==> flow/design.v <==
`timescale 1ns / 1ps
module addr_norm( normo, pcv );
input  [6:0] pcv;
output [6:0] normo;
reg [6:0] ooo;
always @ (pcv)
begin
ooo <= pcv + 1;
end
assign normo = ooo;
endmodule
`timescale 1ns / 1ps
module alu(inp1,inp2,sel,out1);
input  [15:0] inp1;
input  [15:0] inp2;
input   [2:0] sel;
output [15:0] out1;
reg [15:0] outp;
always@(inp1,inp2,sel)
begin
 case (sel)
  3'b000:  outp <= inp1+inp2;
  3'b001:  outp <= inp1-inp2;
  3'b010:  outp <= inp1&inp2;
  3'b011:  outp <= inp1|inp2;
  3'b100:  outp <= inp1^inp2;
  3'b101:  outp <= inp1;
  3'b110:  outp <= inp2;
  default: outp <= inp1+inp2;
 endcase
end
assign out1 = outp;
endmodule
`timescale 1ns / 1ps
module control_unit(opcode,flag,done,alu_mux,alu_sel,reg_wr,datm_wr,pc_mux);
input flag;
input [3:0] opcode;    
output alu_mux, reg_wr, datm_wr, pc_mux,done;
output [2:0] alu_sel;
reg alu_m,regf_wr,dm_wr,pc_m,don;
reg [2:0] alu_selc;
initial
pc_m = 1'b0;
always@(opcode,flag)
begin
 case( opcode ) 
  4'b0000: begin  
           alu_m   <= 0;
			  alu_selc <= 3'b000;
			  regf_wr <= 1'b0;
			  dm_wr   <= 0;
			  pc_m    <= 0;
  			  don <= 0;
			  end
  4'b0001: begin  
           alu_m   <= 0;
			  alu_selc <= 3'b000;
			  regf_wr <= 1'b1;
			  dm_wr   <= 0;
			  pc_m    <= 0;
  			  don <= 0;
			  end
  4'b0010: begin  
           alu_m   <= 0;
			  alu_selc <= 3'b101;
			  regf_wr <= 1'b1;
			  dm_wr   <= 0;
			  pc_m    <= 0;
			  don <= 0;
			  end
  4'b1100: begin  
			  alu_m   <= 1;  
			  alu_selc <= 3'b000;
			  regf_wr <= 1'b1;
			  dm_wr   <= 0;
			  pc_m    <= 0;
			  don <= 0;
			  end
  4'b1101: begin  
			  alu_m   <= 1;
			  alu_selc <= 3'b110;  
			  regf_wr <= 1'b1;
			  dm_wr   <= 0;
			  pc_m    <= 0;
			  don <= 0;
			  end
  4'b1000: begin  
			   if(!flag) begin
			    alu_m   <= 0;
			    alu_selc <= 3'b000;
			    regf_wr <= 0;
			    dm_wr   <= 0;
			    pc_m    <= 1; 
				 don <= 0;
				end
            else begin
             alu_m   <= 0;
			    alu_selc <= 3'b000;
			    regf_wr <= 0;
			    dm_wr   <= 0;
			    pc_m    <= 0;
				 don <= 0;
				end 				
			  end
  4'b0101: begin  
			  alu_m   <= 0;
			  alu_selc <= 3'b000;
			  regf_wr <= 0;
			  dm_wr   <= 1;
			  pc_m    <= 0;
			  don <= 0;
			  end
  4'b0100: begin  
			  alu_m   <= 0;
			  alu_selc <= 3'b001;  
			  regf_wr <= 0;
			  dm_wr   <= 0;
			  pc_m    <= 0;
			  don <= 0;
			  end
  default: begin  
           don <= 1;
			  alu_m   <= 0;
			  alu_selc <= 3'b000;
			  regf_wr <= 1'b0;
			  dm_wr   <= 0;
			  pc_m    <= 0;
           end
 endcase			  
end
assign alu_sel = alu_selc;
assign alu_mux = alu_m;
assign reg_wr  = regf_wr;
assign datm_wr = dm_wr;
assign pc_mux  = pc_m; 
assign done    = don;
endmodule
`timescale 1ns / 1ps
module datamemory(
    input  [5:0] address,  
    input  write_en,
	input  clk, 
    input  [15:0] datain,
    output [15:0] out
    );
reg [15:0] mem[0:63]; 
always@(negedge clk) 
begin
 if(write_en) 
 mem[address] <= datain;
end 
assign out = mem[address];
endmodule
`timescale 1ns / 1ps
module datapath(input clk, input rst,
					 output DONE,
					 output [15:0] dm_out);
wire [15:0] opc, ra_val, rb_val, mx_16, aluo;
wire wr_en_reg, m_7_s, m_16_s, dmwr, fla ;
wire [6:0] adress, m_7_o, norm_out ;
wire [2:0] alusl ;
regfile r1 (
  .clk  (clk),
  .ra (opc[7:4]), 
  .rb (opc[3:0]), 
  .rw (opc[11:8]),    
  .wr (wr_en_reg),
  .rav (ra_val),  
  .rbv (rb_val),  
  .val  (aluo)    
 );
instruction_mem i0 (
  .addr (adress), 
  .opcode   (opc) 
 );
datamemory d0 (
  .address  (rb_val[5:0]), 
  .write_en   (dmwr), 
  .clk   (clk), 
  .datain  (ra_val), 
  .out  (dm_out) 
 );
mux_16 m16_0 (
  .inp2 (rb_val), 
  .immi (opc[3:0]),
  .sel   (m_16_s), 
  .out (mx_16) 
 );
mux_7 m7_0 (
  .norm  (norm_out), 
  .immi  (opc[6:0]), 
  .sel   (m_7_s),    
  .out  (m_7_o)      
 );
control_unit c0 (
  .opcode (opc[15:12]), 
  .flag    (fla), 
  .done  (DONE),   
  .alu_mux   (m_16_s),
  .alu_sel (alusl),   
  .reg_wr  (wr_en_reg),
  .datm_wr   (dmwr),   
  .pc_mux   (m_7_s)    
 ); 
alu a0(
  .inp1  (ra_val), 
  .inp2  (mx_16),  
  .sel   (alusl),  
  .out1   (aluo)    
 );
pc pc0 (
  .reset  (rst),
  .addr   (adress), 
  .clk      (clk),  
  .mux_inp  (m_7_o) 
 );
addr_norm adr0( 
  .normo  (norm_out),
  .pcv    (adress)    
 );
flag f00 (
  .clk  (clk),
  .alu_out (aluo[15]),
  .f_out (fla)
);
endmodule
`timescale 1ns / 1ps
module flag ( clk, alu_out , f_out );
input  alu_out,clk;
output f_out;
reg fl;
always@(posedge clk)
 fl <= alu_out;
assign f_out = fl;
endmodule
`timescale 1ns / 1ps
module instruction_mem(addr,opcode);
input [6:0] addr;
output [15:0] opcode;
reg [15:0] mem [0:127];
reg [7:0] i;
initial begin
mem[0]=  16'b0000000000000000;
mem[1]=  16'b0101000000010101;
mem[2]=  16'b1100010101010001;
mem[3]=  16'b0101000000100101;
mem[4]=  16'b1100010101010001;
mem[5]=  16'b0001001100010010;
mem[6]=  16'b0010000100100000;
mem[7]=  16'b0010001000110000;
mem[8]=  16'b1100010001000001;
mem[9]=  16'b0101000000110101;
mem[10]= 16'b1100010101010001;
mem[11]= 16'b0100000000000100;
mem[12]= 16'b1000000000000101;
 for (i = 13; i < 128; i = i + 1) begin
 mem[i]= 16'b1111000000000000;
 end
end 
assign opcode = mem[addr];
endmodule
`timescale 1ns / 1ps
module mux_16(
    input [15:0] inp2,
    input [3:0] immi,
    input sel,
	 output wire [15:0] out
    );
assign out = (sel) ? (immi | 16'b0000000000000000) : inp2;
endmodule
`timescale 1ns / 1ps
module mux_7(
    input [6:0] norm,
    input [6:0] immi,
    input sel,
	 output [6:0] out
    );
assign out = (sel) ? immi : norm;
endmodule
`timescale 1ns / 1ps
module pc(
    input clk, input reset,
    output [6:0] addr,
    input [6:0] mux_inp
    );
reg [6:0] add;
initial begin
add = 7'b0000000;
end
always@(posedge clk) 
begin
 if(reset) begin
 add <= 7'b0000001; 
 end
 else begin
 add <= mux_inp;
 end
end
assign addr = add; 
endmodule
module regfile(clk,ra,rb,rw,wr,rav,rbv,val);
input [15:0] val;
input [3:0] ra,rb,rw;
input clk,wr;
output [15:0] rav,rbv;
reg [15:0] rfile [0:15];  
reg [4:0] i;
initial begin
rfile[0] = 16'b0000000000001000;
rfile[1] = 16'b0;
rfile[2] = 16'b1;
for(i=3; i < 16 ; i= i + 1) begin
rfile[i] =16'b0;
end
end
assign rav = rfile[ra];
assign rbv = rfile[rb];
always@(posedge clk)
begin
  if(wr) begin 
  rfile[rw] <= val;  
  end
end
endmodule
-- Reports on datapath
The steps from the RTL of datapath to its reports follow in flow order.
Line numbers count from 1 in the design file above.
Operators carry their Yosys type and port widths (W data, S select, Z words).
The mark - stands for no value.
- top module: datapath
- clock port: clk
- library: sky130hd
- library corner: tt_025C_1v80

-- After elaboration
Counts by Yosys on the flattened word-level netlist (proc, flatten, opt, wreduce; memories kept). Register bits leave out memories and registers merged into their read ports (data or address); mux counts leave out enables and synchronous resets folded into registers. Print and check cells are left out. Cells with the same type and inputs are merged into one.
Memory sizes are those after Yosys's memory passes, which may raise the word count (mostly to a power of two), join words into wider ones and drop unused or constant bits.
- register bits at 8
- noted memory bits (writable): 1280
- bits in read-only memories at 1664
- noted memories: 3
- noted output and inout bits: 17
- noted add/subtract/negate cells: 3
- equality and inequality tests: 13
- mux-type cells: 16
- bitwise gates (word level): 3
- noted reductions and logical operators: 4
- memories (name ; words ; width ; rd ports ; wr ports ; RTL line ; text):
    i0.mem ; 128 ; 13 ; 1 ; 0 ; 240 ; reg [15:0] mem [0:127];
    d0.mem ; 64 ; 16 ; 1 ; 1 ; 146 ; reg [15:0] mem[0:63];
    r1.rfile ; 16 ; 16 ; 2 ; 1 ; 306 ; reg [15:0] rfile [0:15];
- operator list (operator ; count):
    $pmux W16 S6 ; 1
    $mux W16 ; 3
    $add A16 B16 Y16 ; 1
    $sub A16 B16 Y16 ; 1
    $and A16 B16 Y16 ; 1
    $or A16 B16 Y16 ; 1
    $xor A16 B16 Y16 ; 1
    $eq A4 B4 Y1 const B ; 3
    $eq A3 B3 Y1 const B ; 3
    $pmux W3 S3 ; 1
    $eq A4 B3 Y1 const B ; 2
    $reduce_or A8 Y1 ; 1
    $mux W1 ; 8
    $add A7 B1 Y7 const B ; 1
    $mux W7 ; 1
    $eq A3 B2 Y1 const B ; 2
    $mux W6 ; 1
    $eq A4 B1 Y1 const B ; 1
    $eq A4 B2 Y1 const B ; 1
    $logic_not A4 Y1 ; 1
    $reduce_or A4 Y1 ; 1
    $mux W4 ; 1
    $eq A3 B1 Y1 const B ; 1
    $reduce_or A2 Y1 ; 1

-- Depth
Yosys ltp: most cells in a row. Word level: on the elaborated netlist, between registers, memories and ports. Mapped: between sequential cells and ports; inverters and the memories' decode and read muxes count.
- depth after elaboration at 7
- ABC_AREA: 0
- noted mapped depth: 29
- mapped depth without buffers: 23

-- Netlist
Source: synth_stat.txt of the flow (Yosys; design flattened, memories mapped). It holds for the ABC_AREA given above (unset counts as 0); a run with the other value may have another netlist.
The area totals of this step are shown rounded.
- cell types (cell type ; count):
    sky130_fd_sc_hd__edfxtp_1 ; 1152
    sky130_fd_sc_hd__a22oi_1 ; 312
    sky130_fd_sc_hd__nand2_1 ; 370
    sky130_fd_sc_hd__mux2i_1 ; 81
    sky130_fd_sc_hd__a21oi_1 ; 108
    sky130_fd_sc_hd__nor2_1 ; 142
    sky130_fd_sc_hd__a221oi_1 ; 59
    sky130_fd_sc_hd__o21ai_0 ; 78
    sky130_fd_sc_hd__buf_2 ; 77
    sky130_fd_sc_hd__nand3_1 ; 73
    sky130_fd_sc_hd__ha_1 ; 27
    sky130_fd_sc_hd__mux2_2 ; 22
    sky130_fd_sc_hd__a22o_1 ; 27
    sky130_fd_sc_hd__clkbuf_1 ; 63
    sky130_fd_sc_hd__a31oi_1 ; 34
    sky130_fd_sc_hd__xnor2_1 ; 23
    sky130_fd_sc_hd__a221o_1 ; 19
    sky130_fd_sc_hd__a41oi_1 ; 19
Not listed: further types 76, cells in them 348.
- cells in the netlist at 3034
- synthesis area at 0.0464 mm^2
- area of sequential cells at 0.0348 mm^2
- noted flip-flop cells: 1160
The figures by module come from a second, unflattened synthesis with its own total; it is not the netlist above.
- noted cell total of the unflattened synthesis: 3263
- noted area total of the unflattened synthesis: 0.0548 mm^2
Each row is one instance without its submodules.
- by module (module ; times used ; cells ; area (mm^2) ; sequential area (mm^2)):
    datamemory ; 1 ; 2239 ; 0.0396 ; 0.0307
    regfile ; 1 ; 553 ; 0.0117 ; 0.00769
    alu ; 1 ; 343 ; 0.00239 ; 0
    instruction_mem ; 1 ; 55 ; 0.000373 ; 0
    pc ; 1 ; 14 ; 0.000199 ; 0.00014
    mux_16 ; 1 ; 18 ; 0.000158 ; 0
    control_unit ; 1 ; 20 ; 0.000135 ; 0
    mux_7 ; 1 ; 8 ; 0.000116 ; 0
    addr_norm ; 1 ; 12 ; 0.0000976 ; 0
    flag ; 1 ; 1 ; 0.00002 ; 0.00002
    datapath ; 1 ; 0 ; 0 ; 0

Ticket comment

Below are 2 stored runs of the flow (Yosys, OpenROAD; platform sky130hd) on datapath, each with its settings and what was measured, unordered. Constraints: input delay and output delay 20% of the set period each, output load 0.01 pF.
By "power consumption" is meant OpenSTA's value without simulated activity: inputs other than the clock are taken to toggle once in ten clock periods, and the tool carries that through the logic.
Results are given in rounded form.

Stored run 1
Settings were period_ns = 11.2; CORE_UTILIZATION = 70; SETUP_SLACK_MARGIN = 1.1; PLACE_DENSITY_LB_ADDON = 0.18; CORE_ASPECT_RATIO = 1.83; CORE_MARGIN = 8; CELL_PAD_IN_SITES_GLOBAL_PLACEMENT = 0; CELL_PAD_IN_SITES_DETAIL_PLACEMENT = 0; GPL_TIMING_DRIVEN = 0; CAP_MARGIN = 35; SLEW_MARGIN = 15; MIN_ROUTING_LAYER = met1
- unfinished; error GRT-0116 in routing

Stored run 2
Settings were period_ns = 19.2; CORE_UTILIZATION = 60; PLACE_DENSITY_LB_ADDON = 0.01; CORE_MARGIN = 4; CELL_PAD_IN_SITES_GLOBAL_PLACEMENT = 1; CELL_PAD_IN_SITES_DETAIL_PLACEMENT = 0; CAP_MARGIN = 20; SLEW_MARGIN = 20
- total negative slack at 0.000 ns
- power consumption at 9.60 mW
- noted the post-route utilization: 0.74
- total die area: 0.0818 mm^2
- worst hold slack in the final report: 0.605 ns
- noted the setup slack of the worst path: 2.10 ns
- noted the standard-cell area after routing: 0.0565 mm^2
- post-synthesis cell area at 0.0464 mm^2
